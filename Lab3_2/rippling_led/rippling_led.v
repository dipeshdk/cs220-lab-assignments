==> flow/design.v <==
`timescale 1ns / 1ps
module rippling_led(clk,led0,led1,led2,led3,led4,led5,led6,led7);
	input clk;
	output led0,led1,led2,led3,led4,led5,led6,led7;
	reg led0,led1,led2,led3,led4,led5,led6,led7;
	reg [31:0]counter;
	initial begin
		counter <= 32'b0;
		led0<= 1;
		led1<= 0;
		led2<= 0;
		led3<= 0;
		led4<= 0;
		led5<= 0;
		led6<= 0;
		led7<= 0;
	end
	always @(posedge clk) begin
		counter <= counter + 32'b1;
		if(counter == 50000000) begin
			led1 <= led0;
			led2 <= led1;
			led3 <= led2;
			led4 <= led3;
			led5 <= led4;
			led6 <= led5;
			led7 <= led6;
			led0 <= led7;
			counter <= 32'b0;
		end
	end
endmodule
# Reports on rippling_led
# Tool output for the design above, in the order of the flow.
# Lines are those of the file above, counted from 1.
# Cell names lack the library's common part.
# A cell with n/a has no value.
dict set report inputs {
  top {rippling_led}
  clock {clk}
  cell_library {sky130hd}
  lib_corner {tt_025C_1v80}
}

# Elaborated design
# Counts by Yosys on the flattened word-level netlist (proc, flatten, opt, wreduce; memories kept). Register bits leave out memories and registers merged into their read ports (data or address); mux counts leave out enables and synchronous resets folded into registers. Print and check cells are left out. Cells with the same type and inputs are merged into one.
dict set report classes {
  n_logic 0
  div 0
  n_mux 0
  n_eq 1
  compare 0
  reduce_and_logical 0
  n_mul 0
  n_addsub 1
  n_shift 0
}
# op count
set ops {}
lappend ops {{adder 32 x 1 -> 32 bit with constant B} 1}
lappend ops {{== test 32 x 26 -> 1 bit with constant B} 1}
dict set report word_totals {
  latch_bits 0
  rom_bits 0
  ff_bits 40
  mem_count 0
  clocked_rd_ports_x_width 0
  input_bits 1
  out_inout_bits 8
  ramBits 0
}

# Logic depth
# Yosys ltp: most cells in a row. Word level: on the elaborated netlist, between registers, memories and ports. Mapped: between sequential cells and ports; inverters and the memories' decode and read muxes count.
dict set report depth {
  word_depth 1
  ABC_AREA 0
  depth_mapped 7
}

# Netlist
# Yosys stat after the flow's synthesis: flattened, memories mapped to cells. It holds for the ABC_AREA given above (unset counts as 0); a run with the other value may have another netlist.
# type count type_area_um2
set types {}
lappend types {dfxtp_1 32 640.614}
lappend types {edfxtp_1 8 240.23}
lappend types {xnor2_1 20 175.168}
lappend types {nand4_1 13 81.328}
lappend types {nand3_1 11 55.053}
lappend types {nor2_1 12 45.043}
lappend types {nand4_4 2 42.541}
lappend types {nand2_1 11 41.29}
lappend types {or3_1 6 37.536}
lappend types {nor4_1 5 31.28}
lappend types {and4_1 3 26.275}
lappend types {ha_1 2 25.024}
lappend types {o21ai_0 5 25.024}
lappend types {buf_6 2 22.522}
lappend types {inv_1 6 22.522}
lappend types {or4_1 3 22.522}
lappend types {or4_4 2 22.522}
lappend types {and3_1 3 18.768}
# Not listed: further types 21, cells in them 27.
dict set report synth_totals {
  cell_count 173
  mapped_area_um2 1788.0
  ffs 40
}

# Worst setup path after synthesis
# Source: OpenSTA report_checks on the synthesized netlist (no wires, ideal clock, input and output delay 20% of the period each), path of least setup slack; recovery checks are left aside. Register names are those of the netlist, which keeps one name where synthesis merged equal registers.
dict set report synth_path {
  path_type {flip-flop to flip-flop}
  startpoint {reg counter[16]}
  endpoint {reg led0}
  t_required_ns 3.167
  path_stages 5
  t_first_pin_ns 0.000
  delay_ns 1.903
  setup_slack_ns 1.566
  period_ns 3.47
  t_arrival_ns 1.600
  synth_period_reached_ns 1.904
}
# "delay_ns" is the arrival time less input delay plus setup time.
# "path_stages": output pins that drive a net of the path, with the launching flip-flop's if there is one; two outputs of one cell count as two.
# "synth_period_reached_ns" is the clock period less the worst setup slack; recovery checks do not enter. This is arithmetic on one report: input and output delays are still those of the set period (20% each).
# The rows between start and end are the longest chain of elaborated cells between them; the timing report does not say that the signal goes this way. Where chains are equally long, one stands for them.
# A line is the first line of the expression or statement that the cell stems from. Yosys adds cells for indexed reads and writes and turns some case tables into memories.
dict set report synth_via {
  cell_sequence {dfxtp_1 or4_1 or3_1 nor3_4 buf_6}
  elab_chain_cells 1
}
# item line
set synth_rtl {}
lappend synth_rtl {{start: declaration} 6} ;# reg [31:0]counter;
lappend synth_rtl {{start: assignment} 19} ;# counter <= counter + 32'b1;
lappend synth_rtl {{start: assignment} 29} ;# counter <= 32'b0;
lappend synth_rtl {{== test 32 x 26 -> 1 bit} 20} ;# if(counter == 50000000) begin
lappend synth_rtl {{end: assignment} 28} ;# led0 <= led7;
lappend synth_rtl {{end: declaration} 4} ;# output led0,led1,led2,led3,led4,led5,led6,led7;

Appendix: runs

rippling_led through Yosys and OpenROAD on sky130hd: 2 stored runs, unordered, with their settings. The constraints put input and output delay at 20% of the set period each and load the outputs with 0.01 pF.

# entry A
==> flow/run.sh <==
#!/bin/bash
# the make line also repeats the synthesis and layout settings of config.mk as NAME=value (left out here)
make -C /OpenROAD-flow-scripts/flow DESIGN_CONFIG=/design/flow/config.mk WORK_HOME=/design/flow/orfs CLKGATE_MAP_FILE= finish
==> flow/config.mk <==
export PLATFORM = sky130hd
export DESIGN_NAME = rippling_led
export DESIGN_NICKNAME = rippling_led
export VERILOG_FILES = /design/flow/design.v
export SDC_FILE = /design/flow/constraint.sdc
export NUM_CORES = 4
export LEC_CHECK = 0
export CAP_MARGIN = 20
export CORE_MARGIN = 2
export CORE_UTILIZATION = 64
export CTS_CLUSTER_SIZE = 93
export GPL_ROUTABILITY_DRIVEN = 1
export PLACE_DENSITY_LB_ADDON = 0.06
export SETUP_SLACK_MARGIN = 0.32
export SLEW_MARGIN = 20
export TNS_END_PERCENT = 100
==> flow/constraint.sdc <==
create_clock -name core_clock -period 1.54 [get_ports {clk}]
set_input_delay 0.3080 -clock core_clock [delete_from_list [all_inputs] [get_ports {clk}]]
set_output_delay 0.3080 -clock core_clock [all_outputs]
set_load 0.01 [all_outputs]

==> entry A: results <==
outcome="no final report: routing broke off with DPL-0038"

# entry B
==> flow/run.sh <==
#!/bin/bash
# the make line also repeats the synthesis and layout settings of config.mk as NAME=value (left out here)
make -C /OpenROAD-flow-scripts/flow DESIGN_CONFIG=/design/flow/config.mk WORK_HOME=/design/flow/orfs CLKGATE_MAP_FILE= finish
==> flow/config.mk <==
export PLATFORM = sky130hd
export DESIGN_NAME = rippling_led
export DESIGN_NICKNAME = rippling_led
export VERILOG_FILES = /design/flow/design.v
export SDC_FILE = /design/flow/constraint.sdc
export NUM_CORES = 4
export LEC_CHECK = 0
export ABC_AREA = 0
export CAP_MARGIN = 20
export CELL_PAD_IN_SITES_GLOBAL_PLACEMENT = 3
export CORE_MARGIN = 3
export CORE_UTILIZATION = 49
export CTS_CLUSTER_DIAMETER = 234
export GPL_ROUTABILITY_DRIVEN = 1
export GPL_TIMING_DRIVEN = 0
export HOLD_SLACK_MARGIN = 0.29
export MAX_ROUTING_LAYER = met5
export PLACE_DENSITY_LB_ADDON = 0.16
export SETUP_SLACK_MARGIN = -0.0
export SLEW_MARGIN = 20
export TNS_END_PERCENT = 95
==> flow/constraint.sdc <==
create_clock -name core_clock -period 2.26 [get_ports {clk}]
set_input_delay 0.4520 -clock core_clock [delete_from_list [all_inputs] [get_ports {clk}]]
set_output_delay 0.4520 -clock core_clock [all_outputs]
set_load 0.01 [all_outputs]

==> entry B: results <==
outcome="no final report: placement broke off with FLW-0024"
